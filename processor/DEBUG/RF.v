==> flow/design.v <==
module RF(CLK, RST, Rd0_id, Rd1_id, Rd_data0, Rd_data1, Wr_id, Wr_data, Fmask, F_data);
input CLK, RST;
input [4:0] Rd0_id, Rd1_id, Wr_id;
input [7:0] Fmask, F_data;
input [15:0] Wr_data;
output [15:0] Rd_data0, Rd_data1;
parameter
rR0 = 5'b00000,
rA  = 5'b01111,
rF  = 5'b01101,
rB  = 5'b00001,
rC  = 5'b00011,
rD  = 5'b00101,
rE  = 5'b00111,
rH  = 5'b01001,
rL  = 5'b01011,
rI  = 5'b00100,
rR  = 5'b01000,
rT0 = 5'b00010,
rT1 = 5'b00110,
rT2 = 5'b01010,
rT3 = 5'b01110,
rSP = 5'b11001,
rAF = 5'b11100,
rBC = 5'b10000,
rDE = 5'b10100,
rHL = 5'b11000,
rIX = 5'b10001,
rIY = 5'b10101,
rT10 = 5'b10010,
rT32 = 5'b11010,
rAFs = 5'b11111,   
rBCs = 5'b10011,   
rDEs = 5'b10111,   
rHLs = 5'b11011;   
parameter
ADD_op  	= 6'H00,
ADDI_op  	= 6'H01,
SUB_op  	= 6'H02,
ADD16_op  	= 6'H03,
ADDI16_op  	= 6'H04,
SUB16_op  	= 6'H05,
AND_op  	= 6'H06,
ANDI_op  	= 6'H07,
OR_op  		= 6'H08,
ORI_op  	= 6'H09,
XOR_op  	= 6'H0A,
XORI_op  	= 6'H0B,
NOT_op  	= 6'H0C,
SHIFTROTATE_op  = 6'H0D,
GET4_op  	= 6'H0E,
MERGE44_op  	= 6'H0F,
MVPC_op  	= 6'H10,
DAA_op  	= 6'H11,
GETBIT_op  	= 6'H12,
NGETBIT_op  	= 6'H13,
SETBIT_op  	= 6'H14,
NSETBIT_op  	= 6'H15,
J_op  		= 6'H20,
JR_op  		= 6'H21,
JC_op  		= 6'H22,
JRC_op  	= 6'H23,
BNE_op  	= 6'H24,
BEQ_op  	= 6'H25,
LD_op  		= 6'H30,
ST_op  		= 6'H31,
LIMM_op  	= 6'H16,
EI_op  		= 6'H17,
DI_op  		= 6'H18,
IM_op  		= 6'H19,
IN_op  		= 6'H32,
OUT_op  	= 6'H33,
SUBI_op     = 6'H1A,
SUBI16_op   = 6'H1B,
MVIFF_op    = 6'H1C,
IFF2IFF1_op = 6'H1D;
reg [15:0] Rd_data0, Rd_data1;
reg [7:0] FF_A, FF_F, FF_B, FF_C, FF_D, FF_E, FF_H, FF_L, FF_I, FF_R, FF_T0, FF_T1, FF_T2, FF_T3;
reg [15:0] FF_SP, FF_IX, FF_IY, FF_AFs, FF_BCs, FF_DEs, FF_HLs;
wire [15:0] Reg0;
assign Reg0 = 16'b0;
reg [7:0] nFF_A, nFF_F, nFF_B, nFF_C, nFF_D, nFF_E, nFF_H, nFF_L, nFF_I, nFF_R, nFF_T0, nFF_T1, nFF_T2, nFF_T3;
reg [15:0] nFF_SP, nFF_IX, nFF_IY, nFF_AFs, nFF_BCs, nFF_DEs, nFF_HLs;
always@(posedge CLK)
begin
  if(RST)
  begin
      FF_A <= 8'H00;
      FF_F <= 8'H40;
      FF_B <= 8'b0;
      FF_C <= 8'b0;
      FF_D <= 8'b0;
      FF_E <= 8'b0;
      FF_H <= 8'b0;
      FF_L <= 8'b0;
      FF_I <= 8'b0;
      FF_R <= 8'b0;
      FF_T0 <= 8'b0;
      FF_T1 <= 8'b0;
      FF_T2 <= 8'b0;
      FF_T3 <= 8'b0;
      FF_SP <= 16'HDFF0;
      FF_IX <= 16'HFFFF;
      FF_IY <= 16'HFFFF;
      FF_AFs <= 16'b0;
      FF_BCs <= 16'b0;
      FF_DEs <= 16'b0;
      FF_HLs <= 16'b0;
    end
  else
    begin
      FF_A <= nFF_A;
      FF_F <= nFF_F;
      FF_B <= nFF_B;
      FF_C <= nFF_C;
      FF_D <= nFF_D;
      FF_E <= nFF_E;
      FF_H <= nFF_H;
      FF_L <= nFF_L;
      FF_I <= nFF_I;
      FF_R <= nFF_R;
      FF_T0 <= nFF_T0;
      FF_T1 <= nFF_T1;
      FF_T2 <= nFF_T2;
      FF_T3 <= nFF_T3;
      FF_SP <= nFF_SP;
      FF_IX <= nFF_IX;
      FF_IY <= nFF_IY;
      FF_AFs <= nFF_AFs;
      FF_BCs <= nFF_BCs;
      FF_DEs <= nFF_DEs;
      FF_HLs <= nFF_HLs;
    end
end
function [15:0] SIGN_EXT;
input [7:0] i;
begin
  SIGN_EXT = {i[7],i[7],i[7],i[7],i[7],i[7],i[7],i[7],i[7:0]};
end
endfunction
task FWRITE;
input [7:0] FMASK;
input [7:0] FDATA;
begin
  nFF_F = (FF_F & (~FMASK)) | (FDATA & FMASK);
end
endtask
task REGWRITE;
input [4:0] REG_ID;
input [15:0] VALUE;
begin
  case(REG_ID)
    rR0:
      begin
      end
    rA:
      nFF_A = VALUE[7:0];
    rF:
      nFF_F = VALUE[7:0];
    rB:
      nFF_B = VALUE[7:0];
    rC:
      nFF_C = VALUE[7:0];
    rD:
      nFF_D = VALUE[7:0];
    rE:
      nFF_E = VALUE[7:0];
    rH:
      nFF_H = VALUE[7:0];
    rL:
      nFF_L = VALUE[7:0];
    rI:
      nFF_I = VALUE[7:0];
    rR:
      nFF_R = VALUE[7:0];
    rT0:
      nFF_T0 = VALUE[7:0];
    rT1:
      nFF_T1 = VALUE[7:0];
    rT2:
      nFF_T2 = VALUE[7:0];
    rT3:
      nFF_T3 = VALUE[7:0];
    rSP:
      nFF_SP = VALUE[15:0];
    rAF:
      begin
        nFF_A = VALUE[15:8];
        nFF_F = VALUE[7:0];
      end
    rBC:
      begin
        nFF_B = VALUE[15:8];
        nFF_C = VALUE[7:0];
      end
    rDE:
      begin
        nFF_D = VALUE[15:8];
        nFF_E = VALUE[7:0];
      end
    rHL:
      begin
        nFF_H = VALUE[15:8];
        nFF_L = VALUE[7:0];
      end
    rIX:
      nFF_IX = VALUE[15:0];
    rIY:
      nFF_IY = VALUE[15:0];
    rT10:
      begin
        nFF_T1 = VALUE[15:8];
        nFF_T0 = VALUE[7:0];
      end
    rT32:
      begin
        nFF_T3 = VALUE[15:8];
        nFF_T2 = VALUE[7:0];
      end
    rAFs:
      nFF_AFs = VALUE[15:0];
    rBCs:
      nFF_BCs = VALUE[15:0];
    rDEs:
      nFF_DEs = VALUE[15:0];
    rHLs:
      nFF_HLs = VALUE[15:0];
    default:
      begin
      end
  endcase
end
endtask
always@(Wr_id or Wr_data or Fmask or F_data		 
 or FF_A or FF_F or FF_B or FF_C or FF_D or FF_E or FF_H or FF_L or FF_I or FF_R or FF_T0 or FF_T1 or FF_T2 or FF_T3
 or FF_SP or FF_IX or FF_IY or FF_AFs or FF_BCs or FF_DEs or FF_HLs)
begin
  nFF_A = FF_A;
  nFF_F = FF_F;
  nFF_B = FF_B;
  nFF_C = FF_C;
  nFF_D = FF_D;
  nFF_E = FF_E;
  nFF_H = FF_H;
  nFF_L = FF_L;
  nFF_I = FF_I;
  nFF_R = FF_R;
  nFF_T0 = FF_T0;
  nFF_T1 = FF_T1;
  nFF_T2 = FF_T2;
  nFF_T3 = FF_T3;
  nFF_SP = FF_SP;
  nFF_IX = FF_IX;
  nFF_IY = FF_IY;
  nFF_AFs = FF_AFs;
  nFF_BCs = FF_BCs;
  nFF_DEs = FF_DEs;
  nFF_HLs = FF_HLs;
  FWRITE  (Fmask, F_data);
  REGWRITE(Wr_id, Wr_data);
end
function [15:0] REGREAD;
input [4:0] REG_ID;
begin
  case(REG_ID)
    rR0:
      REGREAD = 16'b0;
    rA:
      REGREAD = SIGN_EXT(nFF_A);
    rF:
      REGREAD = SIGN_EXT(nFF_F);
    rB:
      REGREAD = SIGN_EXT(nFF_B);
    rC:
      REGREAD = SIGN_EXT(nFF_C);
    rD:
      REGREAD = SIGN_EXT(nFF_D);
    rE:
      REGREAD = SIGN_EXT(nFF_E);
    rH:
      REGREAD = SIGN_EXT(nFF_H);
    rL:
      REGREAD = SIGN_EXT(nFF_L);
    rI:
      REGREAD = SIGN_EXT(nFF_I);
    rR:
      REGREAD = SIGN_EXT(nFF_R);
    rT0:
      REGREAD = SIGN_EXT(nFF_T0);
    rT1:
      REGREAD = SIGN_EXT(nFF_T1);
    rT2:
      REGREAD = SIGN_EXT(nFF_T2);
    rT3:
      REGREAD = SIGN_EXT(nFF_T3);
    rSP:
      REGREAD = nFF_SP;
    rAF:
      REGREAD = {nFF_A, nFF_F};
    rBC:
      REGREAD = {nFF_B, nFF_C};
    rDE:
      REGREAD = {nFF_D, nFF_E};
    rHL:
      REGREAD = {nFF_H, nFF_L};
    rIX:
      REGREAD = nFF_IX;
    rIY:
      REGREAD = nFF_IY;
    rT10:
      REGREAD = {nFF_T1, nFF_T0};
    rT32:
      REGREAD = {nFF_T3, nFF_T2};
    rAFs:
      REGREAD = nFF_AFs;
    rBCs:
      REGREAD = nFF_BCs;
    rDEs:
      REGREAD = nFF_DEs;
    rHLs:
      REGREAD = nFF_HLs;
    default:
      REGREAD = 16'bx;
  endcase
end
endfunction
always@(Rd0_id or Rd1_id 		 
 or nFF_A or nFF_F or nFF_B or nFF_C or nFF_D or nFF_E or nFF_H or nFF_L or nFF_I or nFF_R or nFF_T0 or nFF_T1 
 or nFF_T2 or nFF_T3 or nFF_SP or nFF_IX or nFF_IY or nFF_AFs or nFF_BCs or nFF_DEs or nFF_HLs)
begin
  Rd_data0 = REGREAD(Rd0_id);
  Rd_data1 = REGREAD(Rd1_id);
end
endmodule
# ---- Tool chain data of RF
# Tool output for the design above, in the order of the flow.
# Line numbers count from 1 in the design file above.
# Operators carry their Yosys type and port widths (W data, S select, Z words).
# Not given: --
dict set report setup {
  top {RF}
  clock_port {CLK}
  cell_library {sky130hd}
  lib_corner {tt_025C_1v80}
}

# ---- Word-level counts
# Source: Yosys, flattened and elaborated, memories not mapped. Widths are those after wreduce; folded enables and synchronous resets count as part of the registers. Registers that Yosys merges into a memory's read port (data or address) are not register bits. Print and check cells do not count. Equal cells are merged and count once.
dict set report bits {
  reg_bits 224
  in_bits 49
  wordCells 137
}
dict set report classes {
  equal 81
  mux 23
  logic 4
  reduce_logical 8
}
# cell count
set ops {}
lappend ops {{$pmux W16 S28} 2}
lappend ops {{$eq A5 B5 Y1 const B} 39}
lappend ops {{$mux W16} 7}
lappend ops {{$eq A5 B4 Y1 const B} 21}
lappend ops {{$pmux W8 S2} 6}
lappend ops {{$mux W8} 8}
lappend ops {{$eq A5 B3 Y1 const B} 12}
lappend ops {{$eq A5 B2 Y1 const B} 6}
lappend ops {{$and A8 B8 Y8} 2}
lappend ops {{$eq A5 B1 Y1 const B} 3}
lappend ops {{$reduce_or A2 Y1} 6}
lappend ops {{$logic_not A5 Y1} 2}
lappend ops {{$or A8 B8 Y8} 1}
lappend ops {{$not A8 Y8} 1}

# ---- Longest topological paths
# Yosys ltp: most cells in a row. Word level: on the elaborated netlist, between registers, memories and ports. Mapped: between sequential cells and ports; inverters and the memories' decode and read muxes count.
dict set report depth {
  depth_word 5
  abc_area 0
  mapped_depth 12
  ltp_nobuf 7
}

# ---- Mapped cells and area
# Yosys stat after the flow's synthesis: flattened, memories mapped to cells. It holds for the ABC_AREA given above (unset counts as 0); a run with the other value may have another netlist.
# type count
set types {}
lappend types {sky130_fd_sc_hd__dfxtp_1 224}
lappend types {sky130_fd_sc_hd__mux2i_1 153}
lappend types {sky130_fd_sc_hd__o22ai_1 166}
lappend types {sky130_fd_sc_hd__nor2_1 258}
lappend types {sky130_fd_sc_hd__nand2b_1 58}
lappend types {sky130_fd_sc_hd__clkbuf_1 95}
lappend types {sky130_fd_sc_hd__nand2_1 91}
lappend types {sky130_fd_sc_hd__o221ai_1 36}
lappend types {sky130_fd_sc_hd__nor3_1 61}
lappend types {sky130_fd_sc_hd__a21oi_1 51}
lappend types {sky130_fd_sc_hd__nor4_1 37}
lappend types {sky130_fd_sc_hd__nor2b_1 34}
lappend types {sky130_fd_sc_hd__a222oi_1 20}
lappend types {sky130_fd_sc_hd__o21ai_0 35}
lappend types {sky130_fd_sc_hd__o22a_1 17}
lappend types {sky130_fd_sc_hd__nand3_1 29}
lappend types {sky130_fd_sc_hd__a22oi_1 17}
lappend types {sky130_fd_sc_hd__or3_1 15}
# Other cell types: 52; their cells: 200.
dict set report synth_totals {
  cells 1597
  synth_area_um2 12817.3
  flip_flops 224
  buf_cells 127
}

# ---- Timing after synthesis
# Path of least setup slack by OpenSTA after synthesis, without wires, with an ideal clock, recovery checks aside; 20% of the period is set as input and as output delay. Where synthesis merged equal registers, the netlist keeps one of their names.
dict set report synth_path {
  path_kind {input port to output port}
  start {input Wr_id[0]}
  end {output Rd_data0[10]}
  clock_period_ns 4.46
  input_delay_ns 0.892
  launch_ns 0.892
  arrival_ns 3.694
  setup_slack_ns -0.126
  path_delay_ns 2.802
  path_stages 10
  path_buffers 3
  period_less_setup_slack_ns 4.586
}
# "path_delay_ns" is the arrival time less input delay plus setup time.
# A path that ends at an output port has no setup time.
# "path_stages": output pins that drive a net of the path, with the launching flip-flop's if there is one; two outputs of one cell count as two.
# "period_less_setup_slack_ns" = period - worst setup slack (recovery checks aside). The figure is calculated, with input and output delays left at 20% of the set period.
# The rows between start and end are the longest chain of elaborated cells between them; the timing report does not say that the signal goes this way. Where chains are equally long, one stands for them.
# A line is the first line of the expression or statement that the cell stems from. Yosys adds cells for indexed reads and writes and turns some case tables into memories.
dict set report synth_between {
  cell_sequence {sky130_fd_sc_hd__buf_6 > sky130_fd_sc_hd__buf_2 > sky130_fd_sc_hd__nor4b_1 > sky130_fd_sc_hd__mux2i_1 > sky130_fd_sc_hd__mux2i_1 > sky130_fd_sc_hd__and3_1 > sky130_fd_sc_hd__nor4_1 > sky130_fd_sc_hd__or3b_1 > sky130_fd_sc_hd__buf_2 > sky130_fd_sc_hd__or4_4}
  elab_chain_len 4
}
# item line_no
set synth_lines {}
lappend synth_lines {{from (decl)} 3} ;# input [4:0] Rd0_id, Rd1_id, Wr_id;
lappend synth_lines {{$eq A5 B5 Y1} 152} ;# case(REG_ID)
lappend synth_lines {{$reduce_or A2 Y1} --}
lappend synth_lines {{$mux W8} 152}
lappend synth_lines {{$pmux W16 S28} 265} ;# case(REG_ID)
lappend synth_lines {{to (decl)} 6} ;# output [15:0] Rd_data0, Rd_data1;

Memo
Re: implementation data of RF

module RF, platform sky130hd, 2 stored runs of the flow under differing settings, order arbitrary. Input and output delays are each 20% of the period that was set; the output load is 0.01 pF.

[flow] record 1: files
==> flow/run.sh <==
#!/bin/bash
# the make line also repeats the synthesis and layout settings of config.mk as NAME=value (left out here)
make -C /OpenROAD-flow-scripts/flow DESIGN_CONFIG=/design/flow/config.mk WORK_HOME=/design/flow/orfs CLKGATE_MAP_FILE= finish
==> flow/config.mk <==
export PLATFORM = sky130hd
export DESIGN_NAME = RF
export DESIGN_NICKNAME = RF
export VERILOG_FILES = /design/flow/design.v
export SDC_FILE = /design/flow/constraint.sdc
export NUM_CORES = 4
export LEC_CHECK = 0
export CAP_MARGIN = 10
export CORE_MARGIN = 9
export CORE_UTILIZATION = 47
export CTS_CLUSTER_DIAMETER = 44
export CTS_CLUSTER_SIZE = 91
export GPL_TIMING_DRIVEN = 0
export MAX_ROUTING_LAYER = met5
export MIN_ROUTING_LAYER = met2
export PLACE_DENSITY_LB_ADDON = 0.04
export SETUP_SLACK_MARGIN = 0.67
export SLEW_MARGIN = 20
export TNS_END_PERCENT = 80
==> flow/constraint.sdc <==
create_clock -name core_clock -period 2.74 [get_ports {CLK}]
set_input_delay 0.5480 -clock core_clock [delete_from_list [all_inputs] [get_ports {CLK}]]
set_output_delay 0.5480 -clock core_clock [all_outputs]
set_load 0.01 [all_outputs]

[flow] record 1: no results, routing failed with GRT-0116

[flow] record 2: files
==> flow/run.sh <==
#!/bin/bash
# the make line also repeats the synthesis and layout settings of config.mk as NAME=value (left out here)
make -C /OpenROAD-flow-scripts/flow DESIGN_CONFIG=/design/flow/config.mk WORK_HOME=/design/flow/orfs CLKGATE_MAP_FILE= finish
==> flow/config.mk <==
export PLATFORM = sky130hd
export DESIGN_NAME = RF
export DESIGN_NICKNAME = RF
export VERILOG_FILES = /design/flow/design.v
export SDC_FILE = /design/flow/constraint.sdc
export NUM_CORES = 4
export LEC_CHECK = 0
export ABC_AREA = 0
export CAP_MARGIN = 20
export CELL_PAD_IN_SITES_GLOBAL_PLACEMENT = 2
export CORE_ASPECT_RATIO = 1.66
export CORE_MARGIN = 2
export CORE_UTILIZATION = 46
export CTS_CLUSTER_SIZE = 64
export MAX_ROUTING_LAYER = met4
export MIN_ROUTING_LAYER = met2
export PLACE_DENSITY_LB_ADDON = 0.17
export SETUP_SLACK_MARGIN = 0.3
export SLEW_MARGIN = 5
export TNS_END_PERCENT = 50
==> flow/constraint.sdc <==
create_clock -name core_clock -period 4.76 [get_ports {CLK}]
set_input_delay 0.9520 -clock core_clock [delete_from_list [all_inputs] [get_ports {CLK}]]
set_output_delay 0.9520 -clock core_clock [all_outputs]
set_load 0.01 [all_outputs]

[flow] record 2: no results, routing failed with GRT-0116
